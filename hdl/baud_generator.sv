==> flow/design.v <==
module baud_generator #(
  parameter CLK_FREQ   = 100000000                              ,  
  parameter CLK_DIV    = 8                               ,  
  parameter BAUDRATE   = 9600                              ,  
  parameter BAUD_WIDTH = $clog2((CLK_FREQ * 2)/(CLK_DIV * BAUDRATE))   
)
(
  input        clk     ,  
  input        reset_n ,  
  input  [2:0] baudrate,  
  output reg   bclk       
);
  reg [BAUD_WIDTH-1:0] divisor;  
  wire                 tick   ;  
  reg [BAUD_WIDTH-1:0] count  ;  
  always @(baudrate) begin : divisor_select
    case (baudrate)
      3'b000 : begin
        divisor = (100000000 * 2)/(CLK_DIV * 1200  ) - 1;
      end
      3'b001 : begin
        divisor = (100000000 * 2)/(CLK_DIV * 2400  ) - 1;
      end
      3'b010 : begin
        divisor = (100000000 * 2)/(CLK_DIV * 4800  ) - 1;
      end
      3'b011 : begin
        divisor = (100000000 * 2)/(CLK_DIV * 9600  ) - 1;
      end
      3'b100 : begin
        divisor = (100000000 * 2)/(CLK_DIV * 19200 ) - 1;
      end
      3'b101 : begin
        divisor = (100000000 * 2)/(CLK_DIV * 38400 ) - 1;
      end
      3'b110 : begin
        divisor = (100000000 * 2)/(CLK_DIV * 57600 ) - 1;
      end
      3'b111 : begin
        divisor = (100000000 * 2)/(CLK_DIV * 115200) - 1;
      end
      default : begin
        divisor = 0;
      end
    endcase
  end : divisor_select
  assign tick = (divisor == count);
  always @(posedge clk, negedge reset_n) begin : count_process
    if (~reset_n) begin
      count <= 0;
    end
    else begin
      count <= (tick == 0) ? count + 1 : 0;
    end
  end : count_process
  always @(posedge clk, negedge reset_n) begin : bclk_assignment
    if (~reset_n) begin
      bclk <= 0;
    end
    else begin
      bclk <= (tick == 0) ? bclk : ~bclk;
    end
  end : bclk_assignment
endmodule : baud_generator
* Tool chain data of baud_generator *
What the tools print for baud_generator, step after step.
Lines are those of the file above, counted from 1.
Cell names lack the library's common part.
Not given: --

design
  top module = baud_generator
  clock port = clk
  library = sky130hd
  corner = tt_025C_1v80

* Elaborated design *
Yosys after proc, flatten, opt, wreduce and memory -nomap, before mapping. Enables and synchronous resets that opt folds into registers are not counted as muxes. Memory bits, and registers merged into a memory's read port (data or address), are not among the register bits. Print and check cells are not counted. Equal cells are merged and count once.
Memory sizes are those after Yosys's memory passes, which may raise the word count (mostly to a power of two), join words into wider ones and drop unused or constant bits.

storage and ports
  register bits = 13
  memory bits (read-only) = 96
  memory cells = 1
  input bits = 5
  output and inout bits = 1
  cells after elaboration = 7

memory list
  memory            depth  width  read ports  wr ports  RTL line  source
  (name not given)  8      12     1           0         17        case (baudrate)

cells by class
  add/subtract/negate cells = 1
  equal/unequal tests = 1
  multiplexer cells = 1
  bitwise gates (word level) = 1

operator list
  cell                                                              number
  12-bit by 1-bit adder with 12-bit output (second input constant)  1
  12-bit equality test                                              1
  12-bit 2-to-1 mux                                                 1
  1-bit NOT                                                         1

* Longest topological paths *
Yosys ltp: most cells in a row. Word level: on the elaborated netlist, between registers, memories and ports. Mapped: between sequential cells and ports; inverters and the memories' decode and read muxes count.

depth
  word-level depth = 2
  ABC_AREA = 1
  depth in mapped cells = 13

* After synthesis *
The flow's flattened synthesis, as Yosys stat reports it; memories are mapped. The netlist is that of the ABC_AREA named above (0 if unset); the other value can give another one.

cells by type
  type      number  area in all (µm²)
  dfrtp_1   13      325.312
  nand2_1   68      255.245
  inv_1     32      120.115
  ha_1      8       100.096
  nand3_1   18      90.086
  xor2_1    4       35.034
  nor2_4    3       33.782
  xnor2_1   3       26.275
  nand2_2   4       25.024
  nor2_1    6       22.522
  a21oi_1   4       20.019
  nand3_2   2       20.019
  o21ai_0   4       20.019
  nand3_4   1       17.517
  nand3b_1  2       15.014
  nand4_1   2       12.512
  nor2_2    2       12.512
  buf_6     1       11.261

Other cell types: 4; their cells: 6.

synthesis totals
  cells in the netlist = 183
  cell area after synthesis = 0.0012012 mm²
  area of sequential cells = 0.0003253 mm²
  mapped flip-flops = 13

* Timing after synthesis *
OpenSTA on the mapped netlist: ideal clock, no wires. The path of least setup slack (recovery checks aside). Input and output delay are each 20% of the period. Register names are those of the netlist, which keeps one name where synthesis merged equal registers.

timing path post-synthesis
  kind = input to register
  from = in baudrate[0]
  to = reg bclk
  clock period = 2910 ps
  external input delay = 582 ps
  library setup time = 117 ps
  launch time at the first pin = 582 ps
  data arrival time = 1612 ps
  required time = 2793 ps
  slack = 1181 ps
  path delay = 1147 ps
  stages on the path = 12
  path buffers = 0
  period reached after synthesis = 1729 ps

"path delay" is the arrival time less input delay plus setup time.
"stages on the path": output pins that drive a net of the path, with the launching flip-flop's if there is one; two outputs of one cell count as two.
"period reached after synthesis" = period - worst setup slack (recovery checks aside). The figure is calculated, with input and output delays left at 20% of the set period.
The rows between start and end are the longest chain of elaborated cells between them; the timing report does not say that the signal goes this way. Where chains are equally long, one stands for them.
A line is the first line of the expression or statement that the cell stems from. Yosys adds cells for indexed reads and writes and turns some case tables into memories.
The chain passes a memory read, where the word-level depth is cut; so it can be longer than that depth.

on the way, post-synthesis
  cells stage by stage = inv_1 -> ha_1 -> inv_1 -> nand2_4 -> nand2_1 -> nand2_1 -> nand2_1 -> nand3_2 -> nor2_4 -> nand3_4 -> nand2_1 -> nand2_1
  cells in the longest elaborated chain = 2
  elaborated cells on any way between the ends = 2
  RTL lines with such cells = 2
  those cells by class = eq/ne: 1; memory: 1

RTL lines, path post-synthesis
  element                 RTL line  source
  start: declaration      10        input  [2:0] baudrate,
  memory read 8 x 12 bit  17        case (baudrate)
  12-bit equality test    47        assign tick = (divisor == count);
  end: assignment         58        bclk <= 0;
  end: assignment         61        bclk <= (tick == 0) ? bclk : ~bclk;
  end: declaration        11        output reg   bclk

* Path in the finished layout *
From the final timing report of flow run 1: the path of least setup slack in the routed layout; clock arrival at registers is part of the times.
The path's times are printed in steps of 10 ps; the period is the one set.

timing path post-layout
  kind = input to register
  from = in baudrate[1]
  to = reg count[10]
  clock period = 2630 ps
  external input delay = 530 ps
  library setup time = 100 ps
  launch time at the first pin = 530 ps
  data arrival time = 2340 ps
  required time = 2760 ps
  slack = 430 ps
  stages on the path = 11
  path buffers = 1

The rows between start and end are the longest chain of elaborated cells between them; the timing report does not say that the signal goes this way. Where chains are equally long, one stands for them.
The chain passes a memory read, where the word-level depth is cut; so it can be longer than that depth.

on the way, post-layout
  cells stage by stage = clkdlybuf4s50_1 -> inv_1 -> ha_1 -> inv_1 -> nand2_1 -> nand3b_1 -> nand3_1 -> nor2_2 -> nand3_4 -> nand2_1 -> inv_1
  cells in the longest elaborated chain = 3
  elaborated cells on any way between the ends = 3
  RTL lines with such cells = 3
  those cells by class = eq/ne: 1; mux: 1; memory: 1

RTL lines, path post-layout
  element                 RTL line  source
  start: declaration      10        input  [2:0] baudrate,
  memory read 8 x 12 bit  17        case (baudrate)
  12-bit equality test    47        assign tick = (divisor == count);
  12-bit 2-to-1 mux       53        count <= (tick == 0) ? count + 1 : 0;
  end: assignment         50        count <= 0;
  end: assignment         53
  end: declaration        15        reg [BAUD_WIDTH-1:0] count  ;

Wiki page: baud_generator / flow data

Measured results for baud_generator: 2 stored runs of the Yosys and OpenROAD flow on sky130hd. The settings differ; the order carries no meaning. The constraints put input and output delay at 20% of the set period each and load the outputs with 0.01 pF.
By "achieved clock period" is meant the clock period of the run minus its worst setup slack. This is arithmetic on one report: input and output delays are still those of the set period (20% each).
"worst setup path time" means the part of the period allowed to the worst setup path (the constraints hold back 20% at inputs and 20% at outputs) less its slack; where the path has registers, the arrival times of their clocks count too.
By "power" is meant OpenSTA's value without simulated activity: inputs other than the clock are taken to toggle once in ten clock periods, and the tool carries that through the logic.
"worst setup path time" is known to 10 ps.

Flow run 1
==> flow/run.sh <==
#!/bin/bash
# the make line also repeats the synthesis and layout settings of config.mk as NAME=value (left out here)
make -C /OpenROAD-flow-scripts/flow DESIGN_CONFIG=/design/flow/config.mk WORK_HOME=/design/flow/orfs CLKGATE_MAP_FILE= finish
==> flow/config.mk <==
export PLATFORM = sky130hd
export DESIGN_NAME = baud_generator
export DESIGN_NICKNAME = baud_generator
export VERILOG_FILES = /design/flow/design.v
export SDC_FILE = /design/flow/constraint.sdc
export NUM_CORES = 4
export LEC_CHECK = 0
export ABC_AREA = 1
export CAP_MARGIN = 0
export CELL_PAD_IN_SITES_GLOBAL_PLACEMENT = 2
export CORE_ASPECT_RATIO = 0.73
export CORE_MARGIN = 2
export CORE_UTILIZATION = 26
export GPL_TIMING_DRIVEN = 1
export MAX_ROUTING_LAYER = met5
export MIN_ROUTING_LAYER = met1
export PLACE_DENSITY_LB_ADDON = 0.23
export SETUP_SLACK_MARGIN = 0.16
export SLEW_MARGIN = 20
export TNS_END_PERCENT = 45
==> flow/constraint.sdc <==
create_clock -name core_clock -period 2.63 [get_ports {clk}]
set_input_delay 0.5260 -clock core_clock [delete_from_list [all_inputs] [get_ports {clk}]]
set_output_delay 0.5260 -clock core_clock [all_outputs]
set_load 0.01 [all_outputs]

==> results of flow run 1 <==
chip area after synthesis (Yosys): 0.0012012 mm²
die area: 0.0051859 mm²
standard-cell area of the final layout: 0.0013713 mm²
utilization: 30.3 %
worst setup slack after layout: 427 ps
total negative slack: 0 ps
power: 941.9 uW
achieved clock period: 2203 ps
worst setup path time: 1680 ps
worst setup path kind: input to register

Flow run 2
==> flow/run.sh <==
#!/bin/bash
# the make line also repeats the synthesis and layout settings of config.mk as NAME=value (left out here)
make -C /OpenROAD-flow-scripts/flow DESIGN_CONFIG=/design/flow/config.mk WORK_HOME=/design/flow/orfs CLKGATE_MAP_FILE= finish
==> flow/config.mk <==
export PLATFORM = sky130hd
export DESIGN_NAME = baud_generator
export DESIGN_NICKNAME = baud_generator
export VERILOG_FILES = /design/flow/design.v
export SDC_FILE = /design/flow/constraint.sdc
export NUM_CORES = 4
export LEC_CHECK = 0
export ABC_AREA = 0
export CAP_MARGIN = 20
export CELL_PAD_IN_SITES_GLOBAL_PLACEMENT = 0
export CORE_ASPECT_RATIO = 1.51
export CORE_MARGIN = 9
export CORE_UTILIZATION = 16
export CTS_CLUSTER_DIAMETER = 230
export CTS_CLUSTER_SIZE = 39
export GPL_TIMING_DRIVEN = 0
export MAX_ROUTING_LAYER = met4
export MIN_ROUTING_LAYER = met2
export PLACE_DENSITY = 0.89
export SETUP_SLACK_MARGIN = 0.05
export SLEW_MARGIN = 20
==> flow/constraint.sdc <==
create_clock -name core_clock -period 1.35 [get_ports {clk}]
set_input_delay 0.2700 -clock core_clock [delete_from_list [all_inputs] [get_ports {clk}]]
set_output_delay 0.2700 -clock core_clock [all_outputs]
set_load 0.01 [all_outputs]

==> results of flow run 2 <==
chip area after synthesis (Yosys): 0.0009809 mm²
die area: 0.0093336 mm²
standard-cell area of the final layout: 0.0013563 mm²
utilization: 23.1 %
worst setup slack after layout: -627 ps
total negative slack: -7961 ps
power: 1834 uW
achieved clock period: 1977 ps
worst setup path time: 1980 ps
worst setup path kind: register to register
