==> flow/design.v <==
module edabk_io_fifo #(
  parameter DATA_WIDTH    = 8                            ,  
  parameter ADDRESS_WIDTH = 8                       
)
(
  input                   clk       ,   
  input                   reset_n   ,   
  input                   write     ,   
  input                   read      ,   
  input                   flush     ,   
  input  [DATA_WIDTH-1:0] write_data,   
  output [DATA_WIDTH-1:0] read_data ,   
  output reg              empty     ,   
  output reg              full          
);
  reg  [DATA_WIDTH-1:0]    fifo         [0:2**ADDRESS_WIDTH-1];  
  reg  [ADDRESS_WIDTH-1:0] write_ptr                          ;  
  reg  [ADDRESS_WIDTH-1:0] read_ptr                           ;  
  wire                     write_enable                       ;  
  wire                     read_enable                        ;  
  assign write_enable = (write & (~full));  
  assign read_enable  = (read & (~empty));  
  always @(posedge clk, negedge reset_n) begin : full_assignment
    if(~reset_n) begin
      full <= 0;
    end else begin
      if (flush) begin
        full <= 0;
      end
      else if ((((read_ptr == write_ptr + 1) || ((read_ptr == 0) && (write_ptr == 2**ADDRESS_WIDTH - 1))) && write) || 
                (full & (~read))) begin
        full <= 1;
      end
      else begin
        full <= 0;
      end
    end
  end
  always @(posedge clk, negedge reset_n) begin : empty_assignment
    if(~reset_n) begin
      empty <= 1;
    end else begin
      if (flush) begin
        empty <= 1;
      end
      else if ((((write_ptr == read_ptr + 1) || ((write_ptr == 0) && (read_ptr == 2**ADDRESS_WIDTH - 1))) && read) || 
                (empty & (~write))) begin
        empty <= 1;
      end
      else begin
        empty <= 0;
      end
    end
  end
  always @(posedge clk, negedge reset_n) begin : write_pointer
    if(~reset_n) begin
      write_ptr <= {ADDRESS_WIDTH{1'b1}};
    end else begin
      if (write_enable) begin
        write_ptr <= write_ptr + 1;
      end
      else begin
        write_ptr <= write_ptr;
      end
    end
  end
  always @(posedge clk, negedge reset_n) begin : read_pointer
    if(~reset_n) begin
      read_ptr <= {ADDRESS_WIDTH{1'b1}};
    end else begin
      if (read_enable) begin
        read_ptr <= read_ptr + 1;
      end
      else begin
        read_ptr <= read_ptr;
      end
    end
  end
  always @(posedge clk, negedge reset_n) begin : update_data_fifo
    if(~reset_n) begin
      for (int i = 0; i < 2**ADDRESS_WIDTH; i++) begin
        fifo[i] <= 0;
      end
    end else begin
      if (flush) begin
        for (int i = 0; i < 2**ADDRESS_WIDTH; i++) begin
          fifo[i] <= 0;
        end
      end
      else if (write_enable) begin
        fifo[write_ptr] <= write_data;
      end
      else if (read_enable) begin
        fifo[read_ptr] <= 0;
      end
      else begin
        for (int i = 0; i < 2**ADDRESS_WIDTH; i++) begin
          fifo[i] <= fifo[i];
        end
      end
    end
  end
  assign read_data = fifo[read_ptr];
endmodule : edabk_io_fifo
**Tool chain data of edabk_io_fifo**

What the tools print for edabk_io_fifo, step after step.
Lines are those of the file above, counted from 1.
Cell names lack the library's common part.
The mark -- stands for no value.

- Top: edabk_io_fifo
- Clock port: clk
- Standard-cell library: sky130hd
- Timing corner: tt_025C_1v80

**Elaborated design**

Counts by Yosys on the flattened word-level netlist (proc, flatten, opt, wreduce). Print and check cells are left out. Cells with the same type and inputs are merged into one.

- Flip-flop bits (word level): 2066
- Output and inout port bits: 10
- Elaborated cells: 2846
- Input port bits: 13

- Bitwise logic cells: 8
- Eq/ne operators: 768
- Reduce/logical cells: 523
- $add $sub $neg: 2
- Multiplexer cells: 1285

Operators with widths:

| kind | count |
|---|---|
| 2-to-1 mux 8 bit | 1280 |
| == test 8 bit (second input constant) | 256 |
| case mux 8 bit (select 256 bit) | 1 |
| == test 8 x 7 -> 1 bit (second input constant) | 128 |
| nonzero test 3 bit | 257 |
| inequality test 3 x 2 -> 1 bit (second input constant) | 256 |
| AND reduction 3 bit | 256 |
| == test 8 x 6 -> 1 bit (second input constant) | 64 |
| == test 8 x 5 -> 1 bit (second input constant) | 32 |
| == test 8 x 4 -> 1 bit (second input constant) | 16 |
| == test 8 x 3 -> 1 bit (second input constant) | 8 |
| == test 8 x 32 -> 1 bit | 2 |
| == test 8 x 2 -> 1 bit (second input constant) | 4 |
| adder 8 x 1 -> 9 bit (second input constant) | 2 |
| == test 8 x 1 -> 1 bit (second input constant) | 2 |
| zero test 8 bit | 2 |
| AND 1 bit | 4 |
| logical AND 1 bit | 4 |
| logical OR 1 bit | 4 |
| inverter 1 bit | 4 |
| 2-to-1 mux 1 bit | 4 |

**Logic depth**

Depth = most cells in a row (Yosys ltp): at word level without a register or memory, in the mapped netlist without a sequential cell, where the memories' decode and read muxes count.

- Word-level depth: 7
- ABC_AREA: 0
- Mapped depth: 15
- Mapped depth without buffers: 10

**After synthesis**

The flow's flattened synthesis, as Yosys stat reports it; memories are mapped. The netlist is that of the ABC_AREA named above (0 if unset); the other value can give another one.
Totals and module areas in this step are rounded.

Cells by type:

| type | count | total area (µm²) |
|---|---|---|
| dfrtp_1 | 2049 | 5.13E+04 |
| mux2_2 | 2066 | 2.33E+04 |
| a22oi_1 | 599 | 4.5E+03 |
| clkbuf_1 | 678 | 2.54E+03 |
| a221o_1 | 253 | 2.53E+03 |
| a32oi_1 | 109 | 954.666 |
| nor2_1 | 252 | 945.907 |
| nand3_1 | 156 | 780.749 |
| a22o_1 | 74 | 648.122 |
| o22ai_1 | 100 | 625.6 |
| nand4_1 | 99 | 619.344 |
| nand2_1 | 121 | 454.186 |
| nor4_1 | 72 | 450.432 |
| dfstp_2 | 17 | 446.678 |
| a21oi_1 | 84 | 420.403 |
| a221oi_1 | 46 | 402.886 |
| buf_2 | 79 | 395.379 |
| and3_1 | 54 | 337.824 |

Other cell types: 68; their cells: 613.

- Buffers: 861
- Area of sequential cells: 51700 µm²
- Standard cells after synthesis: 7521
- Flip-flop cells: 2066
- Cell area after synthesis: 96400 µm²

**Path before layout**

Source: OpenSTA report_checks on the synthesized netlist (no wires, ideal clock, input and output delay 20% of the period each), path of least setup slack; recovery checks are left aside. Register names are those of the netlist, which keeps one name where synthesis merged equal registers.

- Path type: register -> output
- From: register read_ptr[0]
- To: output read_data[0]
- Delay of the path: 3.234 ns
- Setup slack: 2.750 ns
- Stages on the path: 14
- Buffers on the path: 3
- Arrival: 3.234 ns
- Period: 7.48 ns
- Time at the first pin: 0.000 ns
- Period reached after synthesis: 4.73 ns

"delay of the path" = arrival - input delay + setup time.
At an output port there is no setup time.
"stages on the path" counts driving pins, that of a launching flip-flop among them; a cell with two outputs on the path counts twice.
"period reached after synthesis" = period - worst setup slack (recovery checks aside). The figure is calculated, with input and output delays left at 20% of the set period.
Between the ends stands the longest chain of elaborated cells between them, by number of cells; it is not shown to be the way that was timed. Of several equally long chains one is given.
Each line given opens the expression or statement behind the cell; cells for indexed reads and writes are added by Yosys, which also makes memories of some case tables.
A register here has more assigning lines than the two given.

- Cell sequence: dfstp_2 > inv_1 > ha_1 > buf_2 > or3b_2 > buf_4 > buf_4 > nor2_1 > nor4_1 > nand4_1 > nor4_1 > nand4_1 > a2111oi_4 > mux2_2
- Cells in the longest elaborated chain: 2
- Elaborated cells between the ends (all ways): 257

Ends and longest elaborated chain, post-synthesis:

| item | RTL line | source |
|---|---|---|
| from (decl) | 18 | `reg  [ADDRESS_WIDTH-1:0] read_ptr                           ;` |
| from (assign) | 72 | `read_ptr <= read_ptr + 1;` |
| from (assign) | 75 | `read_ptr <= read_ptr;` |
| == test 8 bit | 103 | `assign read_data = fifo[read_ptr];` |
| case mux 8 bit (select 256 bit) | 103 |  |
| to (decl) | 12 | `output [DATA_WIDTH-1:0] read_data ,` |

**Path in the finished layout**

From the final timing report of entry B: the path of least setup slack in the routed layout; clock arrival at registers is part of the times.

- Path type: register -> output
- From: register read_ptr[5]
- To: output read_data[1]
- Buffers on the path: 7
- Stages on the path: 16
- Setup slack: -3.56 ns
- Period: 2.68 ns
- Time at the first pin: 0.95 ns
- Arrival: 5.70 ns

Between the ends stands the longest chain of elaborated cells between them, by number of cells; it is not shown to be the way that was timed. Of several equally long chains one is given.
A register here has more assigning lines than the two given.

- Cell sequence: dfstp_4 > buf_12 > buf_4 > nor4bb_4 > buf_6 > a222oi_1 > nor2_1 > a211oi_2 > buf_12 > nand3_4 > buf_4 > nor4_2 > nand4_1 > buf_4 > mux2_4 > buf_6
- Cells in the longest elaborated chain: 2
- Elaborated cells between the ends (all ways): 257

Ends and longest elaborated chain, after layout:

| item | RTL line | source |
|---|---|---|
| from (decl) | 18 | `reg  [ADDRESS_WIDTH-1:0] read_ptr                           ;` |
| from (assign) | 72 | `read_ptr <= read_ptr + 1;` |
| from (assign) | 75 | `read_ptr <= read_ptr;` |
| == test 8 bit | 103 | `assign read_data = fifo[read_ptr];` |
| case mux 8 bit (select 256 bit) | 103 |  |
| to (decl) | 12 | `output [DATA_WIDTH-1:0] read_data ,` |

edabk_io_fifo through Yosys and OpenROAD on sky130hd: 2 stored runs, unordered, with their settings and measured results. The constraints put input and output delay at 20% of the set period each and load the outputs with 0.01 pF.
"clock period achieved" = clock period - worst setup slack. The figure is calculated, with input and output delays left at 20% of the set period.
"power consumption": no workload was simulated; the value follows from the tool's default switching activity.
The measured numbers are rounded.

### Entry A

==> flow/run.sh <==
#!/bin/bash
# the make line also repeats the synthesis and layout settings of config.mk as NAME=value (left out here)
make -C /OpenROAD-flow-scripts/flow DESIGN_CONFIG=/design/flow/config.mk WORK_HOME=/design/flow/orfs CLKGATE_MAP_FILE= finish
==> flow/config.mk <==
export PLATFORM = sky130hd
export DESIGN_NAME = edabk_io_fifo
export DESIGN_NICKNAME = edabk_io_fifo
export VERILOG_FILES = /design/flow/design.v
export SDC_FILE = /design/flow/constraint.sdc
export NUM_CORES = 4
export LEC_CHECK = 0
export ABC_AREA = 0
export CAP_MARGIN = 20
export CELL_PAD_IN_SITES_DETAIL_PLACEMENT = 0
export CORE_ASPECT_RATIO = 1.62
export CORE_MARGIN = 7
export CORE_UTILIZATION = 36
export CTS_CLUSTER_DIAMETER = 205
export MIN_ROUTING_LAYER = met2
export PLACE_DENSITY = 0.91
export SLEW_MARGIN = 20
export TNS_END_PERCENT = 95
==> flow/constraint.sdc <==
create_clock -name core_clock -period 2.7 [get_ports {clk}]
set_input_delay 0.5400 -clock core_clock [delete_from_list [all_inputs] [get_ports {clk}]]
set_output_delay 0.5400 -clock core_clock [all_outputs]
set_load 0.01 [all_outputs]

Outcome of entry A: no results, routing failed with GRT-0116

### Entry B

==> flow/run.sh <==
#!/bin/bash
# the make line also repeats the synthesis and layout settings of config.mk as NAME=value (left out here)
make -C /OpenROAD-flow-scripts/flow DESIGN_CONFIG=/design/flow/config.mk WORK_HOME=/design/flow/orfs CLKGATE_MAP_FILE= finish
==> flow/config.mk <==
export PLATFORM = sky130hd
export DESIGN_NAME = edabk_io_fifo
export DESIGN_NICKNAME = edabk_io_fifo
export VERILOG_FILES = /design/flow/design.v
export SDC_FILE = /design/flow/constraint.sdc
export NUM_CORES = 4
export LEC_CHECK = 0
export CAP_MARGIN = 20
export CORE_MARGIN = 2
export CORE_UTILIZATION = 40
export SLEW_MARGIN = 20
==> flow/constraint.sdc <==
create_clock -name core_clock -period 2.68 [get_ports {clk}]
set_input_delay 0.5360 -clock core_clock [delete_from_list [all_inputs] [get_ports {clk}]]
set_output_delay 0.5360 -clock core_clock [all_outputs]
set_load 0.01 [all_outputs]

Results of entry B:
- Synthesized cell area: 96400 µm²
- Die area: 245000 µm²
- Utilization in the final report: 57.2%
- Setup slack of the critical path: -3.56 ns
- Post-route setup TNS: -907 ns
- Power consumption: 97.6 mW
- Clock period achieved: 6.236 ns
